==> flow/design.v <==
`timescale 1ns / 1ps
module CUT_ALU(
    input wire clk,
	 input wire reset,
	 output reg [7:0]sum,
	 output reg cout,
	 output reg [7:0]sub,
	 output reg borrow,
	 output reg [15:0] mul,
	 output reg [7:0] out_xor,
	 output reg [7:0] out_xnor,
	 output reg [7:0] out_NAND,
	 output reg [7:0] out_LL,
	 output reg [7:0] out_LR
    );
	  wire [7:0] w;
	 LFSR_input a0(.clk(clk),.reset(reset),.q(w));
	 reg [7:0] q,q_past;
	 initial begin
	 q_past=8'd0;
	 q=8'd0;
	 end
	 always@(posedge clk)begin
	      if(reset)begin
	         sum<=8'd0;
				cout<=1'd0;
				sub<=8'd0;
				borrow<=1'd0;
				mul<=16'd0;
				out_xor<=8'd0;
				out_xnor<=8'd0;
				out_NAND<=8'd0;
				out_LL<=8'd0;
				out_LR<=8'd0;
			end
			else begin
			     q<=w;
			    {cout,sum}<=q+q_past;
				 {borrow,sub}<=q-q_past;
				 mul<=q*q_past;
				 out_xor<=q^q_past;
				 out_xnor<=~(q^q_past);
				 out_NAND<=~(q&q_past);
				 out_LL<=q<<2;
				 out_LR<=q>>2;
				 q_past<=q;
			end
	end
endmodule
`timescale 1ns / 1ps
module LFSR_input(
    input wire clk,
	 input wire reset,
	 output reg [7:0] q
	 );
	 always@(posedge clk)begin
	 if(reset)
	    q<=8'd1;
	 else begin
	 q[0]<=q[7];
	 q[1]<=q[0]^q[7];
	 q[2]<=q[1];
	 q[3]<=q[2];
	 q[4]<=q[3]^q[7];
	 q[5]<=q[4]^q[7];
	 q[6]<=q[5];
	 q[7]<=q[6];
	 end
	 end
endmodule
`timescale 1ns / 1ps
module MISR_golden_sign(
    input clk,
	 input reset,
	 output reg[73:0] MISR
    );
	wire [7:0]sum;
   wire cout;
	wire [7:0]sub;
	wire borrow;
	wire [15:0] mul;
	wire [7:0] out_xor;
	wire [7:0] out_xnor;
	wire [7:0] out_NAND;
	wire [7:0] out_LL;
	wire [7:0] out_LR;
	CUT_ALU misr_in(.clk(clk),.reset(reset),
	         .sum(sum),
				.cout(cout),
				.sub(sub),
				.borrow(borrow),				
				.mul(mul),
				.out_xor(out_xor),
				.out_xnor(out_xnor),
				.out_NAND(out_NAND),
				.out_LL(out_LL),
				.out_LR(out_LR)
				);
				wire [73:0] MISR_in;
				assign MISR_in={sum,cout,sub,borrow,mul,out_xor,out_xnor,out_NAND,out_LL,out_LR};
	  initial MISR=74'd0;
	  wire [73:0] w1;
	  shifter_2 s0(.a(MISR_in[0]),.b(w1[73]),.c(w1[0]),.clk(clk),.reset(reset));
	  genvar i;
	  generate
	  for(i=1;i<=73;i=i+1) begin: gen_loop
	          if(i==69||i==70||i==73) begin:fb_loop
				 shifter_3 s3(.a(MISR_in[i]),.b(w1[i-1]),.fb(w1[73]),.c(w1[i]),.clk(clk),.reset(reset));
				 end
	         else begin:norm_loop
	           shifter_2 s1(.a(MISR_in[i]),.b(w1[i-1]),.c(w1[i]),.clk(clk),.reset(reset));
				  end
	  end
	  endgenerate
	  always@(posedge clk)begin
			  if(reset)
			  MISR<=74'd0;
			  else 
			  MISR<=w1;
			end
endmodule
module shifter_2(
    input a,
	 input b,
	 input clk,
	 input reset,
	 output reg c
	 );
	 always@(posedge clk)begin
	 if(reset)
	    c<=1'b0;
		 else
	 c<=a^b;
	 end
endmodule
module shifter_3(
    input a,
	 input b,
	 input fb,
	 input reset,
	 input clk,
	 output reg c
	 );
	 always@(posedge clk)begin
	 if(reset)
	    c<=1'b0;
		 else
	 c<=a^b^fb;
	 end
endmodule
# Reports on MISR_golden_sign
# The steps from the RTL of MISR_golden_sign to its reports follow in flow order.
# Lines are those of the file above, counted from 1.
# Operators: Yosys type, input widths -> output width; for muxes data width and select width s.
# The mark n/a stands for no value.
# design
top	MISR_golden_sign
clk_port	clk
lib	sky130hd
pvt_corner	tt_025C_1v80

# Word level
# Source: Yosys, flattened and elaborated, memories not mapped. Widths are those after wreduce; folded enables and synchronous resets count as part of the registers. Registers that Yosys merges into a memory's read port (data or address) are not register bits. Print and check cells do not count. Equal cells are merged and count once.
# word_totals
reg_bits	242
output_inout_bits	74
elab_cells	178
# op_classes
add_sub_neg	2
n_mul	1
n_logic	80
# op_table
op	count
$mul 8x8->16	1
$xor 1x1->1	76
$not 8->8	2
$add 8x8->9	1
$sub 8x8->9	1
$and 8x8->8	1
$xor 8x8->8	1

# Logic depth
# Yosys ltp: most cells in a row. Word level: on the elaborated netlist, between registers, memories and ports. Mapped: between sequential cells and ports; inverters and the memories' decode and read muxes count.
# depth
ltp_word	2
abc_area	0
ltp_mapped	16

# Synthesis result
# The flow's flattened synthesis, as Yosys stat reports it; memories are mapped. The netlist is that of the ABC_AREA named above (0 if unset); the other value can give another one.
# by_type
cell	count
sky130_fd_sc_hd__dfxtp_1	220
sky130_fd_sc_hd__fa_1	38
sky130_fd_sc_hd__xnor2_1	77
sky130_fd_sc_hd__ha_1	52
sky130_fd_sc_hd__nor2b_1	97
sky130_fd_sc_hd__nor2_1	138
sky130_fd_sc_hd__edfxtp_1	16
sky130_fd_sc_hd__inv_1	62
sky130_fd_sc_hd__and2_1	36
sky130_fd_sc_hd__xor2_1	10
sky130_fd_sc_hd__clkbuf_1	22
sky130_fd_sc_hd__a21oi_1	16
sky130_fd_sc_hd__mux2_2	6
sky130_fd_sc_hd__nand2_1	17
sky130_fd_sc_hd__o21ai_0	9
sky130_fd_sc_hd__a211oi_1	5
sky130_fd_sc_hd__o21bai_1	5
sky130_fd_sc_hd__a21o_1	4
# Other cell types: 29; their cells: 46.
# synth_totals
cells	876
yosys_area_um2	9416.5
seq_area_um2	4884.7
flip_flops	236
# By module: a second synthesis without flattening, with its own total; a netlist apart from the flattened one above.
# hier_totals
hier_cells	878
hier_area_um2	9546.7
# Each row is one instance without its submodules.
# modules
module	n_inst	n_cells	mod_area_um2
CUT_ALU	1	481	4840.9
shifter_2	71	3	32.5
MISR_golden_sign	1	156	2028.2
LFSR_input	1	19	229.0
shifter_3	3	3	46.3

# Timing after synthesis
# Source: OpenSTA report_checks on the synthesized netlist (no wires, ideal clock, input and output delay 20% of the period each), path of least setup slack; recovery checks are left aside. Register names are those of the netlist, which keeps one name where synthesis merged equal registers.
# synth_path
path_type	reg2reg
from	register misr_in.q[1]
to	register misr_in.mul[12]
tclk_ns	7.19
setup_time_ns	0.127
t_first_pin_ns	0.000
arrival_time_ns	4.173
required_ns	7.063
path_slack_ns	2.890
delay_ns	4.300
driving_pins	15
path_buffers	0
period_less_setup_slack_ns	4.3
# "delay_ns" = arrival - input delay + setup time.
# "driving_pins" counts driving pins, that of a launching flip-flop among them; a cell with two outputs on the path counts twice.
# "period_less_setup_slack_ns" is the clock period less the worst setup slack; recovery checks do not enter. This is arithmetic on one report: input and output delays are still those of the set period (20% each).
# Between the ends stands the longest chain of elaborated cells between them, by number of cells; it is not shown to be the way that was timed. Of several equally long chains one is given.
# A line is the first line of the expression or statement that the cell stems from. Yosys adds cells for indexed reads and writes and turns some case tables into memories.
# synth_between
cell_sequence	sky130_fd_sc_hd__edfxtp_1 -> sky130_fd_sc_hd__inv_1 -> sky130_fd_sc_hd__nor2_1 -> sky130_fd_sc_hd__fa_1 -> sky130_fd_sc_hd__fa_1 -> sky130_fd_sc_hd__fa_1 -> sky130_fd_sc_hd__inv_1 -> sky130_fd_sc_hd__fa_1 -> sky130_fd_sc_hd__inv_1 -> sky130_fd_sc_hd__ha_1 -> sky130_fd_sc_hd__a211oi_1 -> sky130_fd_sc_hd__o21bai_1 -> sky130_fd_sc_hd__a221oi_1 -> sky130_fd_sc_hd__xor2_1 -> sky130_fd_sc_hd__nor2_1
elab_chain_len	1
cells_between	1
lines_between	1
classes_between	mul (1)
# synth_lines
item	line	rtl
start, declared	18	reg [7:0] q,q_past;
start, assigned	37	q<=w;
$mul 8x8->16	40	mul<=q*q_past;
end, assigned	29	mul<=16'd0;
end, assigned	40
end, declared	9	output reg [15:0] mul,

# Path in the finished layout
# Path of least setup slack in the final report of entry A (OpenROAD, finished layout, wires in). Where an end is a register, its clock arrival counts in the times.
# layout_path
path_type	reg2reg
from	register misr_in.q_past[3]
to	register misr_in.mul[13]
tclk_ns	2.86
setup_time_ns	0.11
t_first_pin_ns	0.55
arrival_time_ns	4.50
required_ns	3.30
path_slack_ns	-1.20
driving_pins	14
path_buffers	0
# Between the ends stands the longest chain of elaborated cells between them, by number of cells; it is not shown to be the way that was timed. Of several equally long chains one is given.
# layout_between
cell_sequence	sky130_fd_sc_hd__edfxtp_1 -> sky130_fd_sc_hd__and2_1 -> sky130_fd_sc_hd__fa_1 -> sky130_fd_sc_hd__fa_1 -> sky130_fd_sc_hd__fa_1 -> sky130_fd_sc_hd__inv_1 -> sky130_fd_sc_hd__fa_1 -> sky130_fd_sc_hd__inv_2 -> sky130_fd_sc_hd__ha_4 -> sky130_fd_sc_hd__o211ai_1 -> sky130_fd_sc_hd__a21oi_2 -> sky130_fd_sc_hd__nand2b_4 -> sky130_fd_sc_hd__a41oi_2 -> sky130_fd_sc_hd__mux2_4
elab_chain_len	1
cells_between	1
lines_between	1
classes_between	mul (1)
# layout_lines
item	line	rtl
start, declared	18	reg [7:0] q,q_past;
start, assigned	46	q_past<=q;
$mul 8x8->16	40	mul<=q*q_past;
end, assigned	29	mul<=16'd0;
end, assigned	40
end, declared	9	output reg [15:0] mul,

# Design MISR_golden_sign on sky130hd. What follows are 2 stored runs of the flow, each under its own settings; their order means nothing. The constraints put input and output delay at 20% of the set period each and load the outputs with 0.01 pF.
# By "period_reached_ns" is meant the clock period of the run minus its worst setup slack. This is arithmetic on one report: input and output delays are still those of the set period (20% each).
# "critical_path_time_ns" = time allowed to the worst setup path (clock period - input delay - output delay, where it has them) - its slack; a late launch clock adds to it, a late capture clock takes from it.
# "totalPower_mw" is the tool's figure for a default switching activity; nothing was simulated.
# Among the settings, - means not set for that run.
name,entry A,entry B
period_ns,2.86,5.75
CORE_UTILIZATION,15,47
SETUP_SLACK_MARGIN,-0.06,0.61
PLACE_DENSITY,0.48,0.72
CELL_PAD_IN_SITES_GLOBAL_PLACEMENT,2,3
TNS_END_PERCENT,70,-
CTS_CLUSTER_SIZE,64,-
SLEW_MARGIN,5,20
MIN_ROUTING_LAYER,met2,-
CAP_MARGIN,20,20
CORE_MARGIN,2,5
HOLD_SLACK_MARGIN,-,0.11
CORE_ASPECT_RATIO,-,0.6
GPL_TIMING_DRIVEN,-,1
MAX_ROUTING_LAYER,-,met4
totalPower_mw,9.291,4.165
cell_area_final_um2,13183.9,11146.9
ws_hold_ns,0.406,0.429
layout_utilization_frac,0.213,0.561
yosys.chip_area_um2,9416.5,9416.5
fin_tns_ns,-10.441,0.000
dieArea_um2,64798.2,23058.8
critical_path_time_ns,4.06,4.76
worstPathKind,reg2reg,reg2reg
period_reached_ns,4.061,4.756
setup_worst_slack_ns,-1.201,0.994
